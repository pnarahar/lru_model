==> flow/design.v <==
module ras
    #(parameter PC_WIDTH = 32,
      parameter ASIZE    = 2)
    (
     input  logic [PC_WIDTH-1:0]  pcplus4,
     input  logic                 i_jal,
     input  logic                 i_jr,
     output logic [PC_WIDTH-1:0]  ret_addr,
     input  logic                 rst_b,
     input  logic                 clk
     );
localparam DEPTH = (2**ASIZE);
logic [(DEPTH-1):0] [(PC_WIDTH-1):0] ras_stack;
logic [ASIZE-1:0] tosp,tospplus1;
logic [ASIZE:0]   ras_counter;
logic full;
assign ret_addr = ras_stack[tosp];
assign full  = ras_counter[ASIZE] & ~|ras_counter[ASIZE-1:0];
assign empty = ~|ras_counter;
always @(posedge clk or negedge rst_b) begin
   if(~rst_b)  begin
       ras_counter <= '0;
       tosp        <= '1;
       tospplus1   <= '0;
       for (int i = 0 ; i<DEPTH ; i++)
           ras_stack[i] <= 'hX;
   end
   else begin
       if(i_jal & ~full) begin
           ras_stack[tospplus1] <= pcplus4;
           tosp       <= tosp+1'b1;
           tospplus1  <= tospplus1 + 1'b1;
           ras_counter<= ras_counter + 1'b1;
       end
       else if(i_jr & ~empty) begin
           tosp       <= tosp      - 1'b1;
           tospplus1  <= tospplus1 - 1'b1;
           ras_counter <= ras_counter - 1'b1;
       end
   end
end
endmodule
From RTL to reports: ras
What the tools print for ras, step after step.
Lines are those of the file above, counted from 1.
Library cell names are shortened.
{ "setup": {"design": "ras", "clock_port": "clk", "library": "sky130hd", "corner": "tt_025C_1v80"} }

After elaboration
Source: Yosys, flattened and elaborated, memories not mapped. Widths are those after wreduce. Registers that Yosys merges into a memory's read port (data or address) are not register bits. Print and check cells do not count. Equal cells are merged and count once.
{ "bits": {"regBits": 135, "inputBits": 36, "output_inout_bits": 32} }
{ "op_classes": {"n_addsub": 7, "n_shift": 3, "muxes": 6, "logic": 7, "n_reduce_logical": 4} }
{ "ops": {"columns": ["op", "count"], "rows": [
  ["128-bit AND", 1],
  ["128-bit OR", 1],
  ["128-bit by 8-bit variable part select with 32-bit output", 1],
  ["128-bit inverter", 1],
  ["32-bit by 33-bit variable shift with 128-bit output", 1],
  ["32-bit by 33-bit variable shift with 128-bit output with constant A", 1],
  ["7-bit negation with 33-bit output", 1],
  ["2-bit 2-to-1 mux", 4],
  ["3-bit 2-to-1 mux", 2],
  ["2-bit by 1-bit adder with 2-bit output with constant B", 2],
  ["2-bit by 1-bit subtractor with 2-bit output with constant B", 2],
  ["1-bit AND", 3],
  ["3-bit by 1-bit adder with 3-bit output with constant B", 1],
  ["3-bit by 1-bit subtractor with 3-bit output with constant B", 1],
  ["3-bit OR reduction", 1],
  ["2-bit nonzero test", 1],
  ["2-bit OR reduction", 1],
  ["1-bit inverter", 1],
  ["1-bit logical NOT", 1]
]} }

Depth
Depth = most cells in a row (Yosys ltp): at word level without a register or memory, in the mapped netlist without a sequential cell, where the memories' decode and read muxes count.
{ "logic_depth": {"depth_word": 6, "abc_area": 0, "mapped_depth": 8, "ltp_nobuf": 6} }

After synthesis
The flow's flattened synthesis, as Yosys stat reports it; memories are mapped. The netlist is that of the ABC_AREA named above (0 if unset); the other value can give another one.
The area totals of this step are shown rounded.
{ "mapped": {"stdcells": 462, "area_mm2": 0.00628, "seq_area_mm2": 0.00338, "ffs": 135} }
{ "by_type": {"columns": ["cell", "count", "type_area_um2"], "rows": [
  ["dfrtp_1", 133, 3.33E+03],
  ["mux4_2", 32, 720.691],
  ["a22o_1", 72, 630.605],
  ["mux2i_1", 33, 330.317],
  ["a32o_1", 18, 180.173],
  ["inv_1", 38, 142.637],
  ["buf_6", 12, 135.13],
  ["nand2_1", 33, 123.869],
  ["buf_2", 15, 75.072],
  ["ha_1", 5, 62.56],
  ["nor2b_1", 10, 62.56],
  ["a22o_2", 6, 60.058],
  ["dfstp_2", 2, 52.55],
  ["o211ai_1", 6, 45.043],
  ["and4_4", 3, 33.782],
  ["clkbuf_1", 9, 33.782],
  ["buf_4", 4, 30.029],
  ["nand4_1", 4, 25.024]
]} }
Not listed: further types 19, cells in them 27.

Path before layout
Path of least setup slack by OpenSTA after synthesis, without wires, with an ideal clock, recovery checks aside; 20% of the period is set as input and as output delay. Where synthesis merged equal registers, the netlist keeps one of their names.
{ "synth_path": {"path_kind": "register -> output", "start": "register tosp[0]", "end": "output ret_addr[0]", "tclk_ns": 2.32, "output_delay_ns": 0.464, "launch_ns": 0.000, "arrival_ns": 1.727, "setup_slack_ns": 0.129, "delay_ns": 1.727, "driving_pins": 4, "period_less_setup_slack_ns": 2.191} }
"delay_ns" is the arrival time less input delay plus setup time.
A path that ends at an output port has no setup time.
"driving_pins" counts driving pins, that of a launching flip-flop among them; a cell with two outputs on the path counts twice.
"period_less_setup_slack_ns" = period - worst setup slack (recovery checks aside). The figure is calculated, with input and output delays left at 20% of the set period.
The rows between start and end are the longest chain of elaborated cells between them; the timing report does not say that the signal goes this way. Where chains are equally long, one stands for them.
A line is the first line of the expression or statement that the cell stems from. Yosys adds cells for indexed reads and writes and turns some case tables into memories.
At most two assigning lines are given for a register; there are more.
{ "synth_between": {"path_cell_list": "dfstp_2 -> clkbuf_1 -> buf_2 -> mux4_2", "elab_chain_cells": 1, "cone_cells": 1, "cone_lines": 1} }
{ "synth_lines": {"columns": ["element", "line_no", "text"], "rows": [
  ["from (decl)", 14, "logic [ASIZE-1:0] tosp,tospplus1;"],
  ["from (assign)", 31, "tosp       <= tosp+1'b1;"],
  ["from (assign)", 36, "tosp       <= tosp      - 1'b1;"],
  ["128-bit by 8-bit variable part select with 32-bit output", 17, "assign ret_addr = ras_stack[tosp];"],
  ["to (decl)", 8, "output logic [PC_WIDTH-1:0]  ret_addr,"]
]} }

Worst path after layout
Path of least setup slack in the final report of job 1 (OpenROAD, finished layout, wires in). Where an end is a register, its clock arrival counts in the times.
{ "layout_path": {"path_kind": "register -> output", "start": "register tosp[1]", "end": "output ret_addr[19]", "tclk_ns": 4.6, "output_delay_ns": 0.92, "launch_ns": 0.42, "arrival_ns": 2.63, "setup_slack_ns": 1.05, "driving_pins": 3} }
The rows between start and end are the longest chain of elaborated cells between them; the timing report does not say that the signal goes this way. Where chains are equally long, one stands for them.
At most two assigning lines are given for a register; there are more.
{ "layout_between": {"path_cell_list": "dfstp_2 -> mux4_2 -> clkdlybuf4s50_1", "elab_chain_cells": 1, "cone_cells": 1, "cone_lines": 1} }
{ "layout_lines": {"columns": ["element", "line_no", "text"], "rows": [
  ["from (decl)", 14, "logic [ASIZE-1:0] tosp,tospplus1;"],
  ["from (assign)", 31, "tosp       <= tosp+1'b1;"],
  ["from (assign)", 36, "tosp       <= tosp      - 1'b1;"],
  ["128-bit by 8-bit variable part select with 32-bit output", 17, "assign ret_addr = ras_stack[tosp];"],
  ["to (decl)", 8, "output logic [PC_WIDTH-1:0]  ret_addr,"]
]} }

Add stored flow runs of ras

Top module ras; platform sky130hd; tools Yosys and OpenROAD; 2 stored runs in no particular order. Input and output delays are each 20% of the period that was set; the output load is 0.01 pF.
"period_reached_ns" = clock period - worst setup slack. The figure is calculated, with input and output delays left at 20% of the set period.
"worst_path_ns" = time allowed to the worst setup path (clock period - input delay - output delay, where it has them) - its slack; a late launch clock adds to it, a late capture clock takes from it.
By "design_power_uw" is meant OpenSTA's value without simulated activity: inputs other than the clock are taken to toggle once in ten clock periods, and the tool carries that through the logic.
The measured numbers are rounded.
[
  {
    "run": "job 1",
    "settings": { "period_ns": 4.6, "CORE_UTILIZATION": 15, "SETUP_SLACK_MARGIN": 0.91, "PLACE_DENSITY": 0.69, "CORE_MARGIN": 7, "ABC_AREA": 0, "GPL_TIMING_DRIVEN": 1, "GPL_ROUTABILITY_DRIVEN": 0, "CTS_CLUSTER_SIZE": 61, "CTS_CLUSTER_DIAMETER": 117, "CAP_MARGIN": 10, "MIN_ROUTING_LAYER": "met1", "SLEW_MARGIN": 20 },
    "results": { "final_cell_area_mm2": 0.00806, "worst_path_ns": 2.63, "timing.worst_path_kind": "register -> output", "design_die_area_mm2": 0.0478, "utilization_pct": 19.6, "synthesis_area_mm2": 0.00628, "setup_tns_ns": 0.000, "design_power_uw": 5880, "setup_ws_ns": 1.05, "period_reached_ns": 3.550 }
  },
  {
    "run": "job 2",
    "settings": { "period_ns": 4.79, "CORE_UTILIZATION": 51, "SETUP_SLACK_MARGIN": 0.69, "CELL_PAD_IN_SITES_DETAIL_PLACEMENT": 1, "ABC_AREA": 1, "GPL_TIMING_DRIVEN": 0, "CTS_CLUSTER_SIZE": 70, "CAP_MARGIN": 35, "MIN_ROUTING_LAYER": "met1", "MAX_ROUTING_LAYER": "met4", "CORE_MARGIN": 2, "SLEW_MARGIN": 20 },
    "results": { "final_cell_area_mm2": 0.00833, "worst_path_ns": 2.88, "timing.worst_path_kind": "register -> output", "design_die_area_mm2": 0.0142, "utilization_pct": 63.7, "synthesis_area_mm2": 0.00677, "setup_tns_ns": 0.000, "design_power_uw": 6700, "setup_ws_ns": 0.949, "period_reached_ns": 3.841 }
  }
]
